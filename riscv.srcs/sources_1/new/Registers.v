==> flow/design.v <==
`timescale 1ns / 1ps
`default_nettype none
module Registers #(
    parameter ADDR_WIDTH = 5,
    parameter WIDTH = 32
) (
    input wire clk,
    input wire [ADDR_WIDTH-1:0] rs1,
    input wire [ADDR_WIDTH-1:0] rs2,
    input wire [ADDR_WIDTH-1:0] rd,
    input wire [WIDTH-1:0] rd_wd,   
    input wire rd_we,
    output wire [WIDTH-1:0] rd1,   
    output wire [WIDTH-1:0] rd2,   
    input wire [ADDR_WIDTH-1:0] ra3,   
    input wire [WIDTH-1:0] wd3,   
    input wire we3
);
  reg signed [WIDTH-1:0] mem[0:2**ADDR_WIDTH-1];
  assign rd1 = rs1 == 0 ? 0 : mem[rs1];
  assign rd2 = rs2 == 0 ? 0 : mem[rs2];
  integer i;
  initial begin
    for (i = 0; i < 2 ** ADDR_WIDTH; i = i + 1) begin
      mem[i] = {WIDTH{1'b0}};
    end
  end
  always @(posedge clk) begin
    if (we3) mem[ra3] <= wd3;
    if (rd_we) mem[rd] <= rd_wd;
  end
endmodule
`default_nettype wire
==> Reports on Registers <==
The steps from the RTL of Registers to its reports follow in flow order.
Lines are those of the file above, counted from 1.
{ "design": {"design": "Registers", "clk_port": "clk", "library": "sky130hd", "corner": "tt_025C_1v80"} }

==> Elaborated design <==
Source: Yosys, flattened and elaborated, memories not mapped. Widths are those after wreduce; folded enables and synchronous resets count as part of the registers. Registers that Yosys merges into a memory's read port (data or address) are not register bits. Print and check cells do not count. Equal cells are merged and count once.
Yosys's memory passes give these memory sizes; they may raise the number of words (mostly to a power of two), join words into wider ones and drop unused or constant bits.
{ "word_totals": {"regBits": 0, "output_inout_bits": 64, "ramBits": 1024, "in_bits": 87, "mem_count": 1} }
{ "op_classes": {"reduce_and_logical": 2, "mux": 8} }
{ "mem_list": {"columns": ["name", "size", "width", "read_ports", "wr", "line", "text"], "rows": [
  ["mem", 32, 32, 2, 2, 19, "reg signed [WIDTH-1:0] mem[0:2**ADDR_WIDTH-1];"]
]} }
{ "ops": {"columns": ["op", "count"], "rows": [
  ["two-way mux 32 bit", 4],
  ["zero test 5 bit", 2],
  ["two-way mux 5 bit", 2],
  ["two-way mux 1 bit", 2]
]} }

==> Logic depth <==
Yosys ltp: most cells in a row. Word level: on the elaborated netlist, between registers, memories and ports. Mapped: between sequential cells and ports; inverters and the memories' decode and read muxes count.
{ "logic_depth": {"word_depth": 2, "abc_area": 1, "ltp_mapped": 13} }

==> After synthesis <==
Yosys stat after the flow's synthesis: flattened, memories mapped to cells. It holds for the ABC_AREA given above (unset counts as 0); a run with the other value may have another netlist.
The area totals of this step are shown rounded.
{ "types": {"columns": ["cell_type", "count"], "rows": [
  ["sky130_fd_sc_hd__edfxtp_1", 1024],
  ["sky130_fd_sc_hd__nand2_1", 3545],
  ["sky130_fd_sc_hd__nand3_1", 1386],
  ["sky130_fd_sc_hd__o21ai_0", 1126],
  ["sky130_fd_sc_hd__clkbuf_1", 424],
  ["sky130_fd_sc_hd__buf_2", 236],
  ["sky130_fd_sc_hd__nor2_1", 291],
  ["sky130_fd_sc_hd__buf_1", 181],
  ["sky130_fd_sc_hd__a21oi_1", 101],
  ["sky130_fd_sc_hd__o21ai_1", 75],
  ["sky130_fd_sc_hd__inv_1", 75],
  ["sky130_fd_sc_hd__buf_4", 18],
  ["sky130_fd_sc_hd__nor3_4", 3],
  ["sky130_fd_sc_hd__nor3_1", 9],
  ["sky130_fd_sc_hd__inv_2", 7],
  ["sky130_fd_sc_hd__nor3_2", 2],
  ["sky130_fd_sc_hd__clkinv_1", 3]
]} }
{ "synth_totals": {"mapped_cells": 8506, "buffers": 859, "ffs": 1024, "seqArea_um2": 31000, "yosys_area_um2": 63000} }

==> Path before layout <==
Path of least setup slack by OpenSTA after synthesis, without wires, with an ideal clock, recovery checks aside; 20% of the period is set as input and as output delay. Where synthesis merged equal registers, the netlist keeps one of their names.
{ "synth_path": {"path_type": "input to register", "startpoint": "input ra3[1]", "endpoint": "memory mem[12][0]", "setup_ps": 466, "t_arrival_ps": 3709, "driving_pins": 3, "tclk_ps": 5830, "setup_slack_ps": 1656, "path_buffers": 0, "delay_ps": 3009, "synth_period_reached_ps": 4174} }
"delay_ps" = arrival - input delay + setup time.
"driving_pins": output pins that drive a net of the path, with the launching flip-flop's if there is one; two outputs of one cell count as two.
"synth_period_reached_ps" is the clock period less the worst setup slack; recovery checks do not enter. This is arithmetic on one report: input and output delays are still those of the set period (20% each).
The rows between start and end are the longest chain of elaborated cells between them; the timing report does not say that the signal goes this way. Where chains are equally long, one stands for them.
Each line given opens the expression or statement behind the cell; cells for indexed reads and writes are added by Yosys, which also makes memories of some case tables.
{ "synth_between": {"cell_sequence": "sky130_fd_sc_hd__inv_1 > sky130_fd_sc_hd__nand3_1 > sky130_fd_sc_hd__o21ai_0", "elab_chain_cells": 1, "cone_cells": 1, "lines_between": 1} }
{ "synth_rtl": {"columns": ["element", "line", "text"], "rows": [
  ["start, declared", 15, "input wire [ADDR_WIDTH-1:0] ra3,"],
  ["two-way mux 5 bit", 29, "if (we3) mem[ra3] <= wd3;"],
  ["end, declared", 19, "reg signed [WIDTH-1:0] mem[0:2**ADDR_WIDTH-1];"]
]} }

==> Timing after layout <==
From the final timing report of record 1: the path of least setup slack in the routed layout; clock arrival at registers is part of the times.
The path's times are printed in steps of 10 ps; the period is the one set.
{ "layout_path": {"path_type": "input to output", "startpoint": "input rs1[1]", "endpoint": "output rd1[31]", "setup_slack_ps": 260, "path_buffers": 5, "t_arrival_ps": 2980, "driving_pins": 13, "tclk_ps": 4050} }
The rows between start and end are the longest chain of elaborated cells between them; the timing report does not say that the signal goes this way. Where chains are equally long, one stands for them.
A memory read counts as a cell of the chain, while the word-level depth stops at memories.
{ "layout_between": {"cell_sequence": "sky130_fd_sc_hd__buf_12 > sky130_fd_sc_hd__inv_12 > sky130_fd_sc_hd__buf_12 > sky130_fd_sc_hd__buf_12 > sky130_fd_sc_hd__nand3_1 > sky130_fd_sc_hd__nand3_1 > sky130_fd_sc_hd__nand2_1 > sky130_fd_sc_hd__nand2_1 > sky130_fd_sc_hd__nand2_1 > sky130_fd_sc_hd__nor2_1 > sky130_fd_sc_hd__nor2_4 > sky130_fd_sc_hd__buf_4 > sky130_fd_sc_hd__clkdlybuf4s50_1", "elab_chain_cells": 2, "cone_cells": 3, "lines_between": 2} }
{ "layout_rtl": {"columns": ["element", "line", "text"], "rows": [
  ["start, declared", 8, "input wire [ADDR_WIDTH-1:0] rs1,"],
  ["memory read (32 x 32 bit)", 19, "reg signed [WIDTH-1:0] mem[0:2**ADDR_WIDTH-1];"],
  ["two-way mux 32 bit", 20, "assign rd1 = rs1 == 0 ? 0 : mem[rs1];"],
  ["end, declared", 13, "output wire [WIDTH-1:0] rd1,"]
]} }

==> results <==
2 stored runs of Registers in the flow (synthesis by Yosys, layout by OpenROAD, sky130hd cells), in arbitrary order. Constraints: input delay and output delay 20% of the set period each, output load 0.01 pF.
By "period_reached_ps" is meant the clock period of the run minus its worst setup slack. This is arithmetic on one report: input and output delays are still those of the set period (20% each).
"timing.worst_path_ps" means the part of the period allowed to the worst setup path (the constraints hold back 20% at inputs and 20% at outputs) less its slack; where the path has registers, the arrival times of their clocks count too.
By "power.total_mw" is meant OpenSTA's value without simulated activity: inputs other than the clock are taken to toggle once in ten clock periods, and the tool carries that through the logic.
"timing.worst_path_ps" is given in steps of 10 ps.
Values from the reports are rounded here.
[
  {
    "run": "record 1",
    "settings": { "period_ns": 4.05, "CORE_UTILIZATION": 17, "SETUP_SLACK_MARGIN": 0.47, "PLACE_DENSITY_LB_ADDON": 0.24, "CORE_ASPECT_RATIO": 0.57, "CORE_MARGIN": 6, "CELL_PAD_IN_SITES_GLOBAL_PLACEMENT": 2, "ABC_AREA": 1, "GPL_TIMING_DRIVEN": 1, "GPL_ROUTABILITY_DRIVEN": 1, "SLEW_MARGIN": 40, "CAP_MARGIN": 20 },
    "results": { "power.total_mw": 29, "setupTns_ps": 0, "period_reached_ps": 3789, "worst_setup_slack_ps": 260, "final_stdcell_area_um2": 80000, "die_footprint_um2": 380000, "post_route_util_pct": 22, "hold_worst_slack_ps": 630, "timing.worst_path_ps": 2170, "critical_path_kind": "input to output", "yosys.chip_area_um2": 63000 }
  },
  {
    "run": "record 2",
    "settings": { "period_ns": 4.68, "SETUP_SLACK_MARGIN": 0.86, "CAP_MARGIN": 20, "CORE_MARGIN": 2, "CORE_UTILIZATION": 40, "SLEW_MARGIN": 20 },
    "results": { "power.total_mw": 23, "setupTns_ps": 0, "period_reached_ps": 3895, "worst_setup_slack_ps": 780, "final_stdcell_area_um2": 73000, "die_footprint_um2": 160000, "post_route_util_pct": 48, "hold_worst_slack_ps": 910, "timing.worst_path_ps": 2020, "critical_path_kind": "input to output", "yosys.chip_area_um2": 61000 }
  }
]
