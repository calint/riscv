==> flow/design.v <==
`timescale 1ns / 1ps
`default_nettype none
module UartRx #(
    parameter CLK_FREQ  = 66_000_000,
    parameter BAUD_RATE = 9600
) (
    input wire rst,
    input wire clk,
    input wire rx,
    input wire go,
    output reg [7:0] data,
    output reg dr   
);
  localparam BIT_TIME = CLK_FREQ / BAUD_RATE;
  localparam STATE_IDLE = 0;
  localparam STATE_START_BIT = 1;
  localparam STATE_DATA_BITS = 2;
  localparam STATE_STOP_BIT = 3;
  localparam STATE_WAIT_GO_LOW = 4;
  reg [$clog2(5)-1:0] state;
  reg [$clog2(9)-1:0] bit_count;
  reg [(BIT_TIME == 1 ? 1 : $clog2(BIT_TIME))-1:0] bit_counter;
  always @(posedge clk) begin
    if (rst) begin
      state <= STATE_IDLE;
      data <= 0;
      bit_count <= 0;
      bit_counter <= 0;
      dr <= 0;
    end else begin
      case (state)
        STATE_IDLE: begin
          if (!rx && go) begin   
            bit_count <= 0;
            if (BIT_TIME == 1) begin
              bit_counter <= BIT_TIME - 1;  
              state <= STATE_DATA_BITS;
            end else begin
              bit_counter <= BIT_TIME / 2 - 1;  
              state <= STATE_START_BIT;
            end
          end
        end
        STATE_START_BIT: begin
          if (bit_counter == 0) begin   
            bit_counter <= BIT_TIME - 1;  
            state <= STATE_DATA_BITS;
          end else begin
            bit_counter <= bit_counter - 1;
          end
        end
        STATE_DATA_BITS: begin
          if (bit_counter == 0) begin
            data[bit_count] <= rx;
            bit_counter <= BIT_TIME - 1;  
            bit_count <= bit_count + 1;
            if (bit_count == 7) begin   
              bit_count <= 0;
              state <= STATE_STOP_BIT;
            end
          end else begin
            bit_counter <= bit_counter - 1;
          end
        end
        STATE_STOP_BIT: begin
          if (bit_counter == 0) begin   
            dr <= 1;
            state <= STATE_WAIT_GO_LOW;
          end else begin
            bit_counter <= bit_counter - 1;
          end
        end
        STATE_WAIT_GO_LOW: begin
          if (!go) begin
            data <= 0;
            dr <= 0;
            state <= STATE_IDLE;
          end
        end
      endcase
    end
  end
endmodule
`default_nettype wire
==> Reports on UartRx <==
Tool output for the design above, in the order of the flow.
Line numbers count from 1 in the design file above.
Operators carry their Yosys type and port widths (W data, S select, Z words).
Cell names lack the library's common part.
{ "setup": {"top_module": "UartRx", "clock_port": "clk", "lib": "sky130hd", "lib_corner": "tt_025C_1v80"} }

==> After elaboration <==
Counts by Yosys on the flattened word-level netlist (proc, flatten, opt, wreduce; memories kept). Register bits leave out memories and registers merged into their read ports (data or address). Print and check cells are left out. Cells with the same type and inputs are merged into one.
{ "op_classes": {"reduce_and_logical": 15, "add_sub_neg": 3, "muxes": 21, "n_logic": 3, "eq_ne": 12, "shift": 2} }
{ "ops": {"columns": ["operator", "n"], "rows": [
  ["$pmux W13 S3", 1],
  ["$mux W13", 3],
  ["$mux W3", 6],
  ["$pmux W8 S2", 1],
  ["$mux W8", 2],
  ["$pmux W3 S5", 1],
  ["$ne A2 B2 Y1 const B", 7],
  ["$sub A13 B1 Y13 const B", 1],
  ["$logic_not A13 Y1", 1],
  ["$reduce_and A3 Y1", 4],
  ["$mux W4", 3],
  ["$shift A1 B5 Y8", 1],
  ["$shift A1 B5 Y8 const A", 1],
  ["$and A8 B8 Y8", 1],
  ["$or A8 B8 Y8", 1],
  ["$not A8 Y8", 1],
  ["$pmux W4 S2", 1],
  ["$reduce_and A7 Y1", 1],
  ["$reduce_bool A2 Y1", 3],
  ["$eq A3 B2 Y1 const B", 2],
  ["$neg A4 Y5", 1],
  ["$reduce_bool A5 Y1", 1],
  ["$add A4 B1 Y4 const B", 1],
  ["$eq A4 B3 Y1 const B", 1],
  ["$reduce_bool A4 Y1", 1],
  ["$eq A3 B1 Y1 const B", 1],
  ["$eq A3 B3 Y1 const B", 1],
  ["$logic_not A3 Y1", 1]
]} }
Not listed: further kinds 5, cells in them 6.
{ "word_totals": {"ff_bits": 29, "in_bits": 4, "out_inout_bits": 9, "wordCells": 61} }

==> Longest topological paths <==
Longest topological path by Yosys (ltp), each cell counted once; first at word level (registers and memories cut), then after technology mapping (sequential cells cut; the memories' decode and read muxes count).
{ "depth": {"depth_word": 7, "ABC_AREA": 0, "ltp_mapped": 9, "mapped_depth_nobuf": 7} }

==> After synthesis <==
Source: synth_stat.txt of the flow (Yosys; design flattened, memories mapped). It holds for the ABC_AREA given above (unset counts as 0); a run with the other value may have another netlist.
{ "types": {"columns": ["cell", "n", "type_area_um2"], "rows": [
  ["dfxtp_1", 31, 620.595],
  ["a21oi_1", 21, 105.101],
  ["ha_1", 7, 87.584],
  ["nand2_1", 19, 71.318],
  ["nand2b_1", 11, 68.816],
  ["nor3_1", 13, 65.062],
  ["o21ai_0", 13, 65.062],
  ["nor2_1", 14, 52.55],
  ["o211ai_1", 7, 52.55],
  ["nand3_1", 9, 45.043],
  ["or4_1", 6, 45.043],
  ["inv_1", 11, 41.29],
  ["o21ai_1", 7, 35.034],
  ["buf_6", 3, 33.782],
  ["nor2b_1", 5, 31.28],
  ["mux2i_1", 3, 30.029],
  ["nor3b_1", 4, 30.029],
  ["o32ai_1", 3, 26.275]
]} }
Not listed: further types 38, cells in them 56.
{ "synth_totals": {"synth_area_um2": 1949.4, "ff_cells": 31, "seqArea_um2": 620.6, "buffers": 12, "cell_count": 243} }

==> Worst setup path after synthesis <==
Source: OpenSTA report_checks on the synthesized netlist (no wires, ideal clock, input and output delay 20% of the period each), path of least setup slack; recovery checks are left aside. Register names are those of the netlist, which keeps one name where synthesis merged equal registers.
{ "synth_path": {"path_type": "reg2reg", "from": "reg bit_counter[0]", "to": "reg bit_counter[11]", "required_ps": 3129, "t_first_pin_ps": 0, "setup_ps": 91, "arrival_time_ps": 2104, "path_buffers": 2, "setup_slack_ps": 1025, "path_delay_ps": 2195, "period_ps": 3220, "path_stages": 10, "period_less_setup_slack_ps": 2195} }
"path_delay_ps" = arrival - input delay + setup time.
"path_stages": output pins that drive a net of the path, with the launching flip-flop's if there is one; two outputs of one cell count as two.
"period_less_setup_slack_ps" = period - worst setup slack (recovery checks aside). The figure is calculated, with input and output delays left at 20% of the set period.
Between the ends stands the longest chain of elaborated cells between them, by number of cells; it is not shown to be the way that was timed. Of several equally long chains one is given.
A line is the first line of the expression or statement that the cell stems from. Yosys adds cells for indexed reads and writes and turns some case tables into memories.
At most two assigning lines are given for a register; there are more.
{ "synth_via": {"cell_sequence": "dfxtp_1 -> inv_1 -> ha_1 -> or4b_4 -> buf_6 -> or3_4 -> buf_6 -> o21ai_4 -> o22ai_1 -> a311oi_1", "elab_chain_len": 3, "cone_cells": 7, "cone_classes": "add/sub: 1; eq/ne: 1; mux: 3; reduce/logical: 2"} }
{ "synth_rtl": {"columns": ["element", "line", "rtl"], "rows": [
  ["from (decl)", 22, "reg [(BIT_TIME == 1 ? 1 : $clog2(BIT_TIME))-1:0] bit_counter;"],
  ["from (assign)", 36, "bit_counter <= BIT_TIME - 1;"],
  ["from (assign)", 39, "bit_counter <= BIT_TIME / 2 - 1;"],
  ["$sub A13 B1 Y13", 70, "bit_counter <= bit_counter - 1;"],
  ["$mux W13", 66, "if (bit_counter == 0) begin"],
  ["$pmux W13 S3", 31, "case (state)"],
  ["to (assign)", 36, null],
  ["to (assign)", 39, null],
  ["to (decl)", 22, null]
]} }

==> Timing after layout <==
From the final timing report of flow run B: the path of least setup slack in the routed layout; clock arrival at registers is part of the times.
The report prints the path's times to 10 ps; the period is as set.
{ "layout_path": {"path_type": "in2reg", "from": "in go", "to": "reg bit_counter[12]", "arrival_time_ps": 2790, "setup_slack_ps": 1670, "setup_ps": 90, "t_first_pin_ps": 850, "required_ps": 4460, "path_buffers": 1, "path_stages": 6, "period_ps": 4270, "input_delay_ps": 850} }
Between the ends stands the longest chain of elaborated cells between them, by number of cells; it is not shown to be the way that was timed. Of several equally long chains one is given.
At most two assigning lines are given for a register; there are more.
{ "layout_via": {"cell_sequence": "clkdlybuf4s50_1 -> nor2b_1 -> nor2b_1 -> a211oi_2 -> o21ai_1 -> a221oi_1", "elab_chain_len": 3, "cone_cells": 5, "cone_lines": 2, "cone_classes": "eq/ne: 1; mux: 2; reduce/logical: 2"} }
{ "layout_rtl": {"columns": ["element", "line", "rtl"], "rows": [
  ["from (decl)", 10, "input wire go,"],
  ["$logic_and A1 B1 Y1", 33, "if (!rx && go) begin"],
  ["$mux W13", 33, null],
  ["$pmux W13 S3", 31, "case (state)"],
  ["to (assign)", 36, "bit_counter <= BIT_TIME - 1;"],
  ["to (assign)", 39, "bit_counter <= BIT_TIME / 2 - 1;"],
  ["to (decl)", 22, "reg [(BIT_TIME == 1 ? 1 : $clog2(BIT_TIME))-1:0] bit_counter;"]
]} }

Hand-over note for UartRx

Flow measurements of UartRx on sky130hd: 2 stored runs with different settings, listed in no order. Input and output delays are each 20% of the period that was set; the output load is 0.01 pF.
By "timing.achieved_period_ps" is meant the clock period of the run minus its worst setup slack. This is arithmetic on one report: input and output delays are still those of the set period (20% each).
By "worst_path_ps" is meant the share of the clock period that the worst setup path is allowed (20% is reserved at inputs, 20% at outputs), minus its slack. Clock arrival times at its registers enter into it.
"power.total_w" rests on the timing tool's default activity at the inputs, not on a simulated workload.
"worst_path_ps" is known to 10 ps.
[
  {
    "run": "flow run A",
    "settings": { "period_ns": 2.8, "CORE_UTILIZATION": 53, "SETUP_SLACK_MARGIN": 0.22, "CORE_MARGIN": 6, "CELL_PAD_IN_SITES_GLOBAL_PLACEMENT": 3, "CELL_PAD_IN_SITES_DETAIL_PLACEMENT": 2, "GPL_TIMING_DRIVEN": 0, "CAP_MARGIN": 25, "MAX_ROUTING_LAYER": "met5", "SLEW_MARGIN": 20 },
    "outcome": "not finished: placement ended with error GPL-0301"
  },
  {
    "run": "flow run B",
    "settings": { "period_ns": 4.27, "CORE_UTILIZATION": 34, "SETUP_SLACK_MARGIN": 1.24, "PLACE_DENSITY": 0.55, "CORE_MARGIN": 6, "CELL_PAD_IN_SITES_GLOBAL_PLACEMENT": 2, "ABC_AREA": 0, "GPL_TIMING_DRIVEN": 1, "CTS_CLUSTER_DIAMETER": 314, "CAP_MARGIN": 5, "SLEW_MARGIN": 0 },
    "results": { "finalCellArea_um2": 2177.1, "setup_tns_ps": 0, "final_setup_ws_ps": 1673, "ys_area_um2": 1949.4, "worst_path_ps": 1740, "path_kind": "in2reg", "die_area_um2": 7694.8, "worst_hold_slack_ps": 488, "timing.achieved_period_ps": 2597, "power.total_w": 0.0007521 }
  }
]

End of note.
