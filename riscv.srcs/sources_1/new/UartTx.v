==> flow/design.v <==
`timescale 1ns / 1ps
`default_nettype none
module UartTx #(
    parameter CLK_FREQ  = 66_000_000,
    parameter BAUD_RATE = 9600
) (
    input wire rst,
    input wire clk,
    input wire [7:0] data,   
    input wire go,   
    output reg tx,   
    output reg bsy   
);
  localparam BIT_TIME = CLK_FREQ / BAUD_RATE;
  localparam STATE_IDLE = 0;
  localparam STATE_START_BIT = 1;
  localparam STATE_DATA_BITS = 2;
  localparam STATE_STOP_BIT = 3;
  localparam STATE_WAIT_GO_LOW = 4;
  reg [$clog2(5)-1:0] state;
  reg [$clog2(9)-1:0] bit_count;
  reg [(BIT_TIME == 1 ? 1 : $clog2(BIT_TIME))-1:0] bit_time_counter;
  always @(negedge clk) begin
    if (rst) begin
      state <= STATE_IDLE;
      bit_count <= 0;
      bit_time_counter <= 0;
      tx <= 1;
      bsy <= 0;
    end else begin
      case (state)
        STATE_IDLE: begin
          if (go) begin
            bsy <= 1;
            bit_time_counter <= BIT_TIME - 1;  
            tx <= 0;   
            state <= STATE_START_BIT;
          end
        end
        STATE_START_BIT: begin
          if (bit_time_counter == 0) begin
            bit_time_counter <= BIT_TIME - 1;  
            tx <= data[0];   
            bit_count <= 1;   
            state <= STATE_DATA_BITS;
          end else begin
            bit_time_counter <= bit_time_counter - 1;
          end
        end
        STATE_DATA_BITS: begin
          if (bit_time_counter == 0) begin
            tx <= data[bit_count];
            bit_time_counter <= BIT_TIME - 1;  
            bit_count <= bit_count + 1;
            if (bit_count == 8) begin
              bit_count <= 0;
              tx <= 1;   
              state <= STATE_STOP_BIT;
            end
          end else begin
            bit_time_counter <= bit_time_counter - 1;
          end
        end
        STATE_STOP_BIT: begin
          if (bit_time_counter == 0) begin
            bsy   <= 0;
            state <= STATE_WAIT_GO_LOW;
          end else begin
            bit_time_counter <= bit_time_counter - 1;
          end
        end
        STATE_WAIT_GO_LOW: begin
          if (!go) begin   
            state <= STATE_IDLE;
          end
        end
      endcase
    end
  end
endmodule
`default_nettype wire
Tool chain data of UartTx

Tool output for the design above, in the order of the flow.
Line numbers count from 1 in the design file above.
Operators: Yosys type, input widths -> output width; for muxes data width and select width s.
The mark n/a stands for no value.

Design top: UartTx
Clock input: clk
Library: sky130hd
Timing corner: tt_025C_1v80

Elaborated design

Source: Yosys, flattened and elaborated, memories not mapped. Widths are those after wreduce. Registers that Yosys merges into a memory's read port (data or address) are not register bits. Print and check cells do not count.

Word width x clocked read ports: 0
Register bits after elaboration: 22
ROM bits: 0
Input bits: 11
Output and inout port bits: 2
Latch bits: 0
Memory cells: 0
Elaborated cells: 56
Bits in writable memories: 0

$add $sub $neg: 2
Div/mod/pow operators: 0
Shifts and indexed selects: 1
Reduce/logical cells: 13
Order comparisons: 0
Eq/ne operators: 12
Bitwise logic cells: 0
Multiply operators: 0
Muxes and demuxes: 23

Operators by type and width:

| operator              | count |
| $pmux 13 s3           | 1 |
| $mux 13               | 3 |
| $mux 3                | 6 |
| $pmux 3 s5            | 1 |
| $ne 2x2->1 const B    | 7 |
| $sub 13x1->13 const B | 1 |
| $logic_not 13->1      | 1 |
| $mux 4                | 3 |
| $reduce_and 3->1      | 3 |
| $shiftx 8x4->1        | 1 |
| $pmux 4 s2            | 1 |
| $reduce_and 7->1      | 1 |
| $eq 3x2->1 const B    | 2 |
| $mux 1                | 6 |
| $reduce_bool 5->1     | 1 |
| $reduce_bool 2->1     | 2 |
| $add 4x1->4 const B   | 1 |
| $eq 4x4->1 const B    | 1 |
| $reduce_and 4->1      | 1 |
| $reduce_bool 4->1     | 1 |
| $eq 3x1->1 const B    | 1 |
| $eq 3x3->1 const B    | 1 |
| $logic_not 3->1       | 1 |
| $reduce_bool 3->1     | 1 |
| $pmux 1 s3            | 1 |
| $reduce_or 2->1       | 1 |
| $pmux 1 s2            | 1 |

Longest topological paths

Yosys ltp: most cells in a row. Word level: on the elaborated netlist, between registers, memories and ports. Mapped: between sequential cells and ports; inverters and the memories' decode and read muxes count.

Word-level depth: 4
ABC_AREA: 1
Mapped depth: 11
Mapped depth without buffers: 11

Netlist

Yosys stat after the flow's synthesis: flattened, memories mapped to cells. It holds for the ABC_AREA given above (unset counts as 0); a run with the other value may have another netlist.

Mapped flip-flops: 24
Cell count: 251
Buffers: 3
Sequential part of the area: 0.0004805 mm^2
Cell area after synthesis: 0.0015402 mm^2

Cell types:

| type                     | count | total area (um^2) |
| sky130_fd_sc_hd__dfxtp_1 | 24    | 480.461 |
| sky130_fd_sc_hd__nand2_1 | 59    | 221.462 |
| sky130_fd_sc_hd__inv_1   | 44    | 165.158 |
| sky130_fd_sc_hd__nor2_1  | 38    | 142.637 |
| sky130_fd_sc_hd__nand3_1 | 27    | 135.13 |
| sky130_fd_sc_hd__o21ai_0 | 12    | 60.058 |
| sky130_fd_sc_hd__nand4_1 | 9     | 56.304 |
| sky130_fd_sc_hd__ha_1    | 4     | 50.048 |
| sky130_fd_sc_hd__nand3_4 | 2     | 35.034 |
| sky130_fd_sc_hd__a21oi_1 | 6     | 30.029 |
| sky130_fd_sc_hd__nand2_2 | 4     | 25.024 |
| sky130_fd_sc_hd__o21ai_1 | 5     | 25.024 |
| sky130_fd_sc_hd__nor2_4  | 2     | 22.522 |
| sky130_fd_sc_hd__nor3_1  | 4     | 20.019 |
| sky130_fd_sc_hd__nor2_2  | 2     | 12.512 |
| sky130_fd_sc_hd__buf_6   | 1     | 11.261 |
| sky130_fd_sc_hd__inv_2   | 3     | 11.261 |
| sky130_fd_sc_hd__nand3_2 | 1     | 10.01 |

Not listed: further types 4, cells in them 4.

FLOW RESULTS
============

Below are 2 stored runs of the flow (Yosys, OpenROAD; platform sky130hd) on UartTx, each with its settings, unordered. Constraints: input delay and output delay 20% of the set period each, output load 0.01 pF.
Settings: . = not set for that run.

| setting or result                  | run A | run B |
| period_ns                          | 2.69  | 6.26  |
| CORE_UTILIZATION                   | 64    | 43    |
| SETUP_SLACK_MARGIN                 | 0.42  | .     |
| PLACE_DENSITY_LB_ADDON             | 0.16  | 0.0   |
| CELL_PAD_IN_SITES_DETAIL_PLACEMENT | 2     | 2     |
| TNS_END_PERCENT                    | 90    | 30    |
| ABC_AREA                           | 1     | .     |
| GPL_ROUTABILITY_DRIVEN             | 0     | .     |
| CAP_MARGIN                         | 20    | 20    |
| CORE_MARGIN                        | 2     | 2     |
| SLEW_MARGIN                        | 20    | 5     |
| CORE_ASPECT_RATIO                  | .     | 0.7   |
| CELL_PAD_IN_SITES_GLOBAL_PLACEMENT | .     | 1     |
| CTS_CLUSTER_SIZE                   | .     | 23    |
| MAX_ROUTING_LAYER                  | .     | met5  |

Run A: stopped before the end: placement reported DPL-0033
Run B: stopped before the end: clock tree synthesis reported DPL-0033
